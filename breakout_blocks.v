==> flow/design.v <==
module breakout_blocks (clk, reset, pix_x, pix_y, ball_x_r, ball_x_l, ball_y_t, ball_y_b, moveU, moveD, moveL, moveR, C0_count, C0_ON);
input clk, reset;
input [10:0] pix_x, pix_y, ball_x_r, ball_x_l, ball_y_t, ball_y_b;
output moveU, moveD, moveL, moveR;
output [5:0] C0_count;
output C0_ON;
reg moveU, moveD, moveL, moveR;
reg b0R, b0L, b0D;
reg b1R, b1L, b1U, b1D;
reg b2R, b2L, b2U, b2D;
reg b3R, b3L, b3U, b3D;
reg b4R, b4L, b4U, b4D;
reg b5R, b5L, b5U, b5D;
reg b6R, b6L, b6U, b6D;
reg b7R, b7L, b7U, b7D;
reg [7:0] blocks_C0;
initial blocks_C0 = 8'b11111111;
assign block_C0_R0 = ((4 <= pix_y) && (19 >= pix_y) && (9 <= pix_x) && (114 >= pix_x) && (blocks_C0[0] == 1));
assign block_C0_R1 = ((27 <= pix_y) && (42 >= pix_y) && (9 <= pix_x) && (114 >= pix_x) && (blocks_C0[1] == 1));
assign block_C0_R2 = ((50 <= pix_y) && (65 >= pix_y) && (9 <= pix_x) && (114 >= pix_x) && (blocks_C0[2] == 1));
assign block_C0_R3 = ((73 <= pix_y) && (88 >= pix_y) && (9 <= pix_x) && (114 >= pix_x) && (blocks_C0[3] == 1));
assign block_C0_R4 = ((96 <= pix_y) && (111 >= pix_y) && (9 <= pix_x) && (114 >= pix_x) && (blocks_C0[4] == 1));
assign block_C0_R5 = ((119 <= pix_y) && (134 >= pix_y) && (9 <= pix_x) && (114 >= pix_x) && (blocks_C0[5] == 1));
assign block_C0_R6 = ((142 <= pix_y) && (157 >= pix_y) && (9 <= pix_x) && (114 >= pix_x) && (blocks_C0[6] == 1));
assign block_C0_R7 = ((165 <= pix_y) && (180 >= pix_y) && (9 <= pix_x) && (114 >= pix_x) && (blocks_C0[7] == 1));
localparam right_border = 114;
localparam right_border_in = 111;
localparam left_border = 9;
localparam left_border_in = 12;
localparam right_ext = 121;
localparam left_ext = 2;
reg counter0, counter1, counter2, counter3, counter4, counter5, counter6, counter7;
always @(posedge clk)
	if (reset) begin
		blocks_C0 = 8'b11111111;
		counter0 = 0; counter1 = 0; counter2 = 0; counter3 = 0;
		counter4 = 0; counter5 = 0; counter6 = 0; counter7 = 0; 
	end
	else if (b0R || b0L || b0D) begin
		counter0 = 1;
		blocks_C0[0] = 0;
	end
	else if (b1R || b1L || b1U || b1D) begin
		counter1 = 1;
		blocks_C0[1] = 0;
	end
	else if (b2R || b2L || b2U || b2D) begin
		counter2 = 1;
		blocks_C0[2] = 0;
	end
	else if (b3R || b3L || b3U || b3D) begin
		counter3 = 1;
		blocks_C0[3] = 0;
	end
	else if (b4R || b4L || b4U || b4D) begin
		counter4 = 1;
		blocks_C0[4] = 0;
	end
	else if (b5R || b5L || b5U || b5D) begin
		counter5 = 1;
		blocks_C0[5] = 0;
	end
	else if (b6R || b6L || b6U || b6D) begin
		counter6 = 1;
		blocks_C0[6] = 0;
	end
	else if (b7R || b7L || b7U || b7D) begin
		counter7 = 1;
		blocks_C0[7] = 0;
	end
always @(posedge clk)
	if (b0R || b1R || b2R || b3R || b4R || b5R || b6R || b7R)
		moveR = 1;
	else
		moveR = 0;
always @(posedge clk)
	if (b0L || b1L || b2L || b3L || b4L || b5L || b6L || b7L)
		moveL = 1;
	else
		moveL = 0;
always @(posedge clk)
	if (b1U || b2U || b3U || b4U || b5U || b6U || b7U)
		moveU = 1;
	else
		moveU = 0;
always @(posedge clk)
	if (b0D || b1D || b2D || b3D || b4D || b5D || b6D || b7D)
		moveD = 1;
	else
		moveD = 0;
always @(posedge clk)
	if ((ball_x_l <= right_border) && (ball_x_l >= right_border_in) && (ball_y_t >= 0) && (ball_y_t <= 19) && (blocks_C0[0] == 1)) 
		b0R = 1;
	else if ((ball_x_l <= right_border) && (ball_x_l >= right_border_in) && (ball_y_b >= 27) && (ball_y_t <= 42) && (blocks_C0[1] == 1))
		b1R = 1;
	else if ((ball_x_l <= right_border) && (ball_x_l >= right_border_in) && (ball_y_b >= 50) && (ball_y_t <= 65) && (blocks_C0[2] == 1))
		b2R = 1;
	else if ((ball_x_l <= right_border) && (ball_x_l >= right_border_in) && (ball_y_b >= 73) && (ball_y_t <= 88) && (blocks_C0[3] == 1))
		b3R = 1;
	else if ((ball_x_l <= right_border) && (ball_x_l >= right_border_in) && (ball_y_b >= 96) && (ball_y_t <= 111) && (blocks_C0[4] == 1))
		b4R = 1;
	else if ((ball_x_l <= right_border) && (ball_x_l >= right_border_in) && (ball_y_b >= 119) && (ball_y_t <= 134) && (blocks_C0[5] == 1))
		b5R = 1;
	else if ((ball_x_l <= right_border) && (ball_x_l >= right_border_in) && (ball_y_b >= 142) && (ball_y_t <= 157) && (blocks_C0[6] == 1))
		b6R = 1;
	else if ((ball_x_l <= right_border) && (ball_x_l >= right_border_in) && (ball_y_b >= 165) && (ball_y_b <= 180) && (blocks_C0[7] == 1))
		b7R = 1;
	else 
		begin
			b0R = 0; b1R = 0; b2R = 0; b3R = 0; b4R = 0; b5R = 0; b6R = 0; b7R = 0;
		end			
always @(posedge clk)
	if ((ball_x_r <= left_border_in) && (ball_x_r >= left_border) && (ball_y_t >= 0) && (ball_y_t <= 19) && (blocks_C0[0] == 1)) 
		b0L = 1;
	else if ((ball_x_r <= left_border_in) && (ball_x_r >= left_border) && (ball_y_b >= 27) && (ball_y_t <= 42) && (blocks_C0[1] == 1))
		b1L = 1;
	else if ((ball_x_r <= left_border_in) && (ball_x_r >= left_border) && (ball_y_b >= 50) && (ball_y_t <= 65) && (blocks_C0[2] == 1))
		b2L = 1;
	else if ((ball_x_r <= left_border_in) && (ball_x_r >= left_border) && (ball_y_b >= 73) && (ball_y_t <= 88) && (blocks_C0[3] == 1))
		b3L = 1;
	else if ((ball_x_r <= left_border_in) && (ball_x_r >= left_border) && (ball_y_b >= 96) && (ball_y_t <= 111) && (blocks_C0[4] == 1))
		b4L = 1;
	else if ((ball_x_r <= left_border_in) && (ball_x_r >= left_border) && (ball_y_b >= 119) && (ball_y_t <= 134) && (blocks_C0[5] == 1))
		b5L = 1;
	else if ((ball_x_r <= left_border_in) && (ball_x_r >= left_border) && (ball_y_b >= 142) && (ball_y_t <= 157) && (blocks_C0[6] == 1))
		b6L = 1;
	else if ((ball_x_r <= left_border_in) && (ball_x_r >= left_border) && (ball_y_b >= 165) && (ball_y_b <= 180) && (blocks_C0[7] == 1))
		b7L = 1;
	else 
		begin
			b0L = 0; b1L = 0; b2L = 0; b3L = 0; b4L = 0; b5L = 0; b6L = 0; b7L = 0;
		end	
always @(posedge clk)
	if ((ball_x_r <= right_ext) && (ball_x_l >= left_ext) && (ball_y_t <= 19) && (ball_y_t >= 16) && (blocks_C0[0] == 1))
		b0D = 1;
	else if ((ball_x_r <= right_ext) && (ball_x_l >= left_ext) && (ball_y_t <= 42) && (ball_y_t >= 39) && (blocks_C0[1] == 1))
		b1D = 1;
	else if ((ball_x_r <= right_ext) && (ball_x_l >= left_ext) && (ball_y_t <= 65) && (ball_y_t >= 62) && (blocks_C0[2] == 1))
		b2D = 1;
	else if ((ball_x_r <= right_ext) && (ball_x_l >= left_ext) && (ball_y_t <= 88) && (ball_y_t >= 85) && (blocks_C0[3] == 1))
		b3D = 1;
	else if ((ball_x_r <= right_ext) && (ball_x_l >= left_ext) && (ball_y_t <= 111) && (ball_y_t >= 108) && (blocks_C0[4] == 1))
		b4D = 1;
	else if ((ball_x_r <= right_ext) && (ball_x_l >= left_ext) && (ball_y_t <= 134) && (ball_y_t >= 131) && (blocks_C0[5] == 1))
		b5D = 1;
	else if ((ball_x_r <= right_ext) && (ball_x_l >= left_ext) && (ball_y_t <= 157) && (ball_y_t >= 154) && (blocks_C0[6] == 1))
		b6D = 1;
	else if ((ball_x_r <= right_ext) && (ball_x_l >= left_ext) && (ball_y_t <= 180) && (ball_y_t >= 173) && (blocks_C0[7] == 1))
		b7D = 1;
	else 
		begin
			b0D = 0; b1D = 0; b2D = 0; b3D = 0; b4D = 0; b5D = 0; b6D = 0; b7D = 0;
		end	
always @(posedge clk)
	if ((ball_x_r <= right_ext) && (ball_x_l >= left_ext) && (ball_y_b >= 27) && (ball_y_b <= 30) && (blocks_C0[1] == 1))
		b1U = 1;
	else if ((ball_x_r <= right_ext) && (ball_x_l >= left_ext) && (ball_y_b >= 50) && (ball_y_b <= 53) && (blocks_C0[2] == 1))
		b2U = 1;
	else if ((ball_x_r <= right_ext) && (ball_x_l >= left_ext) && (ball_y_b >= 73) && (ball_y_b <= 76) && (blocks_C0[3] == 1))
		b3U = 1;
	else if ((ball_x_r <= right_ext) && (ball_x_l >= left_ext) && (ball_y_b >= 96) && (ball_y_b <= 99) && (blocks_C0[4] == 1))
		b4U = 1;
	else if ((ball_x_r <= right_ext) && (ball_x_l >= left_ext) && (ball_y_b >= 119) && (ball_y_b <= 122) && (blocks_C0[5] == 1))
		b5U = 1;
	else if ((ball_x_r <= right_ext) && (ball_x_l >= left_ext) && (ball_y_b >= 142) && (ball_y_b <= 145) && (blocks_C0[6] == 1))
		b6U = 1;
	else if ((ball_x_r <= right_ext) && (ball_x_l >= left_ext) && (ball_y_b >= 163) && (ball_y_b <= 166) && (blocks_C0[7] == 1))
		b7U = 1;
	else 
		begin
			b1U = 0; b2U = 0; b3U = 0; b4U = 0; b5U = 0; b6U = 0; b7U = 0; 
		end	
assign C0_ON = block_C0_R0 || block_C0_R1 || block_C0_R2 || block_C0_R3 || block_C0_R4 || block_C0_R5 || block_C0_R6 || block_C0_R7;
reg [3:0] C0_count_small;
always @(posedge clk) begin
		C0_count_small <= (counter0 + counter1 + counter2 + counter3 + counter4 + counter5 + counter6 + counter7);
end
reg [5:0] C0_count;
always @(posedge clk) begin
	C0_count <= C0_count_small;
end
endmodule
# Reports on breakout_blocks
# What the tools print for breakout_blocks, step after step.
# Lines are those of the file above, counted from 1.
# Cell names lack the library's common part.
# Not given: -
[design] design="breakout_blocks" clock_port="clk" cell_library="sky130hd" pvt_corner="tt_025C_1v80"

# Word level
# Yosys after proc, flatten, opt, wreduce and memory -nomap, before mapping. Memory bits, and registers merged into a memory's read port (data or address), are not among the register bits. Print and check cells are not counted. Equal cells are merged and count once.
[bits] regBits=59 inputBits=68 elab_cells=479
[classes] add_sub_neg=7 n_cmp=57 n_eq=55 muxes=50 bitwise=38 reduce_logical=219
[op_table] op="7-bit AND reduction" n=22
[op_table] op="1-bit logical AND" n=128
[op_table] op="2-bit inequality test (second input constant)" n=55
[op_table] op="11-bit by 7-bit <= comparator with 1-bit output (second input constant)" n=8
[op_table] op="11-bit by 7-bit greater-or-equal comparator with 1-bit output (second input constant)" n=6
[op_table] op="11-bit by 8-bit greater-or-equal comparator with 1-bit output (second input constant)" n=6
[op_table] op="11-bit by 8-bit <= comparator with 1-bit output (second input constant)" n=6
[op_table] op="1-bit logical OR" n=57
[op_table] op="1-bit two-way mux" n=50
[op_table] op="7-bit by 11-bit greater-or-equal comparator with 1-bit output (first input constant)" n=4
[op_table] op="6-bit AND reduction" n=7
[op_table] op="1-bit inverter" n=38
[op_table] op="11-bit by 6-bit greater-or-equal comparator with 1-bit output (second input constant)" n=3
[op_table] op="7-bit by 11-bit <= comparator with 1-bit output (first input constant)" n=3
[op_table] op="8-bit by 11-bit greater-or-equal comparator with 1-bit output (first input constant)" n=3
[op_table] op="11-bit by 5-bit greater-or-equal comparator with 1-bit output (second input constant)" n=2
[op_table] op="11-bit by 5-bit <= comparator with 1-bit output (second input constant)" n=2
[op_table] op="11-bit by 6-bit <= comparator with 1-bit output (second input constant)" n=2
[op_table] op="8-bit by 11-bit <= comparator with 1-bit output (first input constant)" n=2
[op_table] op="4-bit by 1-bit adder with 4-bit output" n=4
[op_table] op="11-bit by 1-bit greater-or-equal comparator with 1-bit output (second input constant)" n=1
[op_table] op="11-bit by 2-bit greater-or-equal comparator with 1-bit output (second input constant)" n=1
[op_table] op="11-bit by 4-bit greater-or-equal comparator with 1-bit output (second input constant)" n=1
[op_table] op="11-bit by 4-bit <= comparator with 1-bit output (second input constant)" n=1
[op_table] op="3-bit by 11-bit <= comparator with 1-bit output (first input constant)" n=1
[op_table] op="4-bit by 11-bit <= comparator with 1-bit output (first input constant)" n=1
[op_table] op="5-bit by 11-bit greater-or-equal comparator with 1-bit output (first input constant)" n=1
[op_table] op="5-bit by 11-bit <= comparator with 1-bit output (first input constant)" n=1
# Not listed: further kinds 10, cells in them 10.

# Depth
# Longest topological path by Yosys (ltp), each cell counted once; first at word level (registers and memories cut), then after technology mapping (sequential cells cut; the memories' decode and read muxes count).
[depth] ltp_word=12 abc_area=0 ltp_mapped=9

# Synthesis result
# Source: synth_stat.txt of the flow (Yosys; design flattened, memories mapped). It holds for the ABC_AREA given above (unset counts as 0); a run with the other value may have another netlist.
[mapped] mapped_cells=446 synth_area_um2=3761.1 ffs=59
[types] type="edfxtp_1" n=27 type_area_um2=810.778
[types] type="dfxtp_1" n=32 type_area_um2=640.614
[types] type="nor2_1" n=52 type_area_um2=195.187
[types] type="nand2_1" n=45 type_area_um2=168.912
[types] type="a21oi_1" n=23 type_area_um2=115.11
[types] type="nand3_1" n=21 type_area_um2=105.101
[types] type="nor4_1" n=16 type_area_um2=100.096
[types] type="o21ai_0" n=20 type_area_um2=100.096
[types] type="fa_1" n=4 type_area_um2=80.077
[types] type="a21o_1" n=10 type_area_um2=75.072
[types] type="inv_1" n=20 type_area_um2=75.072
[types] type="nand4_1" n=12 type_area_um2=75.072
[types] type="nor3_1" n=15 type_area_um2=75.072
[types] type="o31ai_1" n=10 type_area_um2=75.072
[types] type="clkbuf_1" n=18 type_area_um2=67.565
[types] type="a31oi_1" n=9 type_area_um2=56.304
[types] type="or4_1" n=7 type_area_um2=52.55
[types] type="and2_1" n=7 type_area_um2=43.792
# Other cell types: 49; their cells: 98.

# Path before layout
# OpenSTA on the mapped netlist: ideal clock, no wires. The path of least setup slack (recovery checks aside). Input and output delay are each 20% of the period. Register names are those of the netlist, which keeps one name where synthesis merged equal registers.
[synth_timing] path_kind="register -> register" start="reg counter0" end="reg C0_count_small[2]" period_ns=2.79 setup_ns=0.118 t_arrival_ns=2.490 required_ns=2.672 path_slack_ns=0.182 path_delay_ns=2.608 path_stages=10 period_less_setup_slack_ns=2.608
# "path_delay_ns" = arrival - input delay + setup time.
# "path_stages" counts driving pins, that of a launching flip-flop among them; a cell with two outputs on the path counts twice.
# "period_less_setup_slack_ns" = period - worst setup slack (recovery checks aside). The figure is calculated, with input and output delays left at 20% of the set period.
# The rows between start and end are the longest chain of elaborated cells between them; the timing report does not say that the signal goes this way. Where chains are equally long, one stands for them.
# A line is the first line of the expression or statement that the cell stems from. Yosys adds cells for indexed reads and writes and turns some case tables into memories.
[synth_between] cell_sequence="dfxtp_1 -> fa_1 -> inv_1 -> fa_1 -> fa_1 -> inv_1 -> ha_1 -> inv_1 -> fa_1 -> xnor2_1" elab_chain_cells=7 cone_cells=7 lines_between=1 cone_classes="7 x add/sub"
[synth_lines] item="from (decl)" line=32 rtl="reg counter0, counter1, counter2, counter3, counter4, counter5, counter6, counter7;"
[synth_lines] item="from (assign)" line=36 rtl="counter0 = 0; counter1 = 0; counter2 = 0; counter3 = 0;"
[synth_lines] item="from (assign)" line=40 rtl="counter0 = 1;"
[synth_lines] item="1-bit by 1-bit adder with 2-bit output" line=176 rtl="C0_count_small <= (counter0 + counter1 + counter2 + counter3 + counter4 + counter5 + counter6 + counter7);"
[synth_lines] item="2-bit by 1-bit adder with 3-bit output" line=176
[synth_lines] item="3-bit by 1-bit adder with 4-bit output" line=176
[synth_lines] item="4-bit by 1-bit adder with 4-bit output x4" line=176
[synth_lines] item="to (assign)" line=176
[synth_lines] item="to (decl)" line=174 rtl="reg [3:0] C0_count_small;"

# Worst path after layout
# Path of least setup slack in the final report of flow run A (OpenROAD, finished layout, wires in). Where an end is a register, its clock arrival counts in the times.
[layout_timing] path_kind="register -> register" start="reg counter0" end="reg C0_count_small[1]" period_ns=1.8 setup_ns=0.10 t_arrival_ns=2.97 required_ns=2.03 path_slack_ns=-0.94 path_stages=10
# The rows between start and end are the longest chain of elaborated cells between them; the timing report does not say that the signal goes this way. Where chains are equally long, one stands for them.
[layout_between] cell_sequence="dfxtp_2 -> fa_1 -> inv_1 -> fa_1 -> fa_1 -> inv_2 -> ha_4 -> inv_2 -> fa_2 -> inv_2" elab_chain_cells=7 cone_cells=7 lines_between=1 cone_classes="7 x add/sub"
[layout_lines] item="from (decl)" line=32 rtl="reg counter0, counter1, counter2, counter3, counter4, counter5, counter6, counter7;"
[layout_lines] item="from (assign)" line=36 rtl="counter0 = 0; counter1 = 0; counter2 = 0; counter3 = 0;"
[layout_lines] item="from (assign)" line=40 rtl="counter0 = 1;"
[layout_lines] item="1-bit by 1-bit adder with 2-bit output" line=176 rtl="C0_count_small <= (counter0 + counter1 + counter2 + counter3 + counter4 + counter5 + counter6 + counter7);"
[layout_lines] item="2-bit by 1-bit adder with 3-bit output" line=176
[layout_lines] item="3-bit by 1-bit adder with 4-bit output" line=176
[layout_lines] item="4-bit by 1-bit adder with 4-bit output x4" line=176
[layout_lines] item="to (assign)" line=176
[layout_lines] item="to (decl)" line=174 rtl="reg [3:0] C0_count_small;"

# Design breakout_blocks on sky130hd. What follows are 2 stored runs of the flow, each under its own settings; their order means nothing. The constraints put input and output delay at 20% of the set period each and load the outputs with 0.01 pF.
# "period_reached_ns": clock period set for the run, less the worst setup slack. It is reckoned from that one timing run; input and output delays stay at 20% of the period that was set.
# "timing.worst_path_ns" is the time allowed to the run's worst setup path (the clock period less input and output delay, where it has them) less its slack. Clock arrival times count: a late capture clock shortens it, a late launch clock lengthens it.
# "totalPower_mw" is the tool's figure for a default switching activity; nothing was simulated.
run="flow run A" settings period_ns=1.8 CORE_UTILIZATION=20 PLACE_DENSITY_LB_ADDON=0.02 GPL_TIMING_DRIVEN=0 CTS_CLUSTER_SIZE=76 CTS_CLUSTER_DIAMETER=202 CAP_MARGIN=40 MIN_ROUTING_LAYER="met1" CORE_MARGIN=2 SLEW_MARGIN=20
run="flow run A" results final_cell_area_um2=6570.1 worst_setup_slack_ns=-0.939 timing.worst_path_ns=2.74 critical_path_type="register -> register" totalPower_mw=3.792 period_reached_ns=2.739 utilization_pct=35.4 final_die_area_um2=19919.1 tns_setup_ns=-6.403 hold_ws_ns=0.325 ys_area_um2=3761.1
run="flow run B" settings period_ns=3.11 CORE_UTILIZATION=54 CAP_MARGIN=20 CORE_MARGIN=2 SLEW_MARGIN=20
run="flow run B" results final_cell_area_um2=5107.4 worst_setup_slack_ns=0.100 timing.worst_path_ns=1.77 critical_path_type="input -> output" totalPower_mw=1.907 period_reached_ns=3.010 utilization_pct=75.6 final_die_area_um2=7648.4 tns_setup_ns=0.000 hold_ws_ns=0.329 ys_area_um2=3761.1
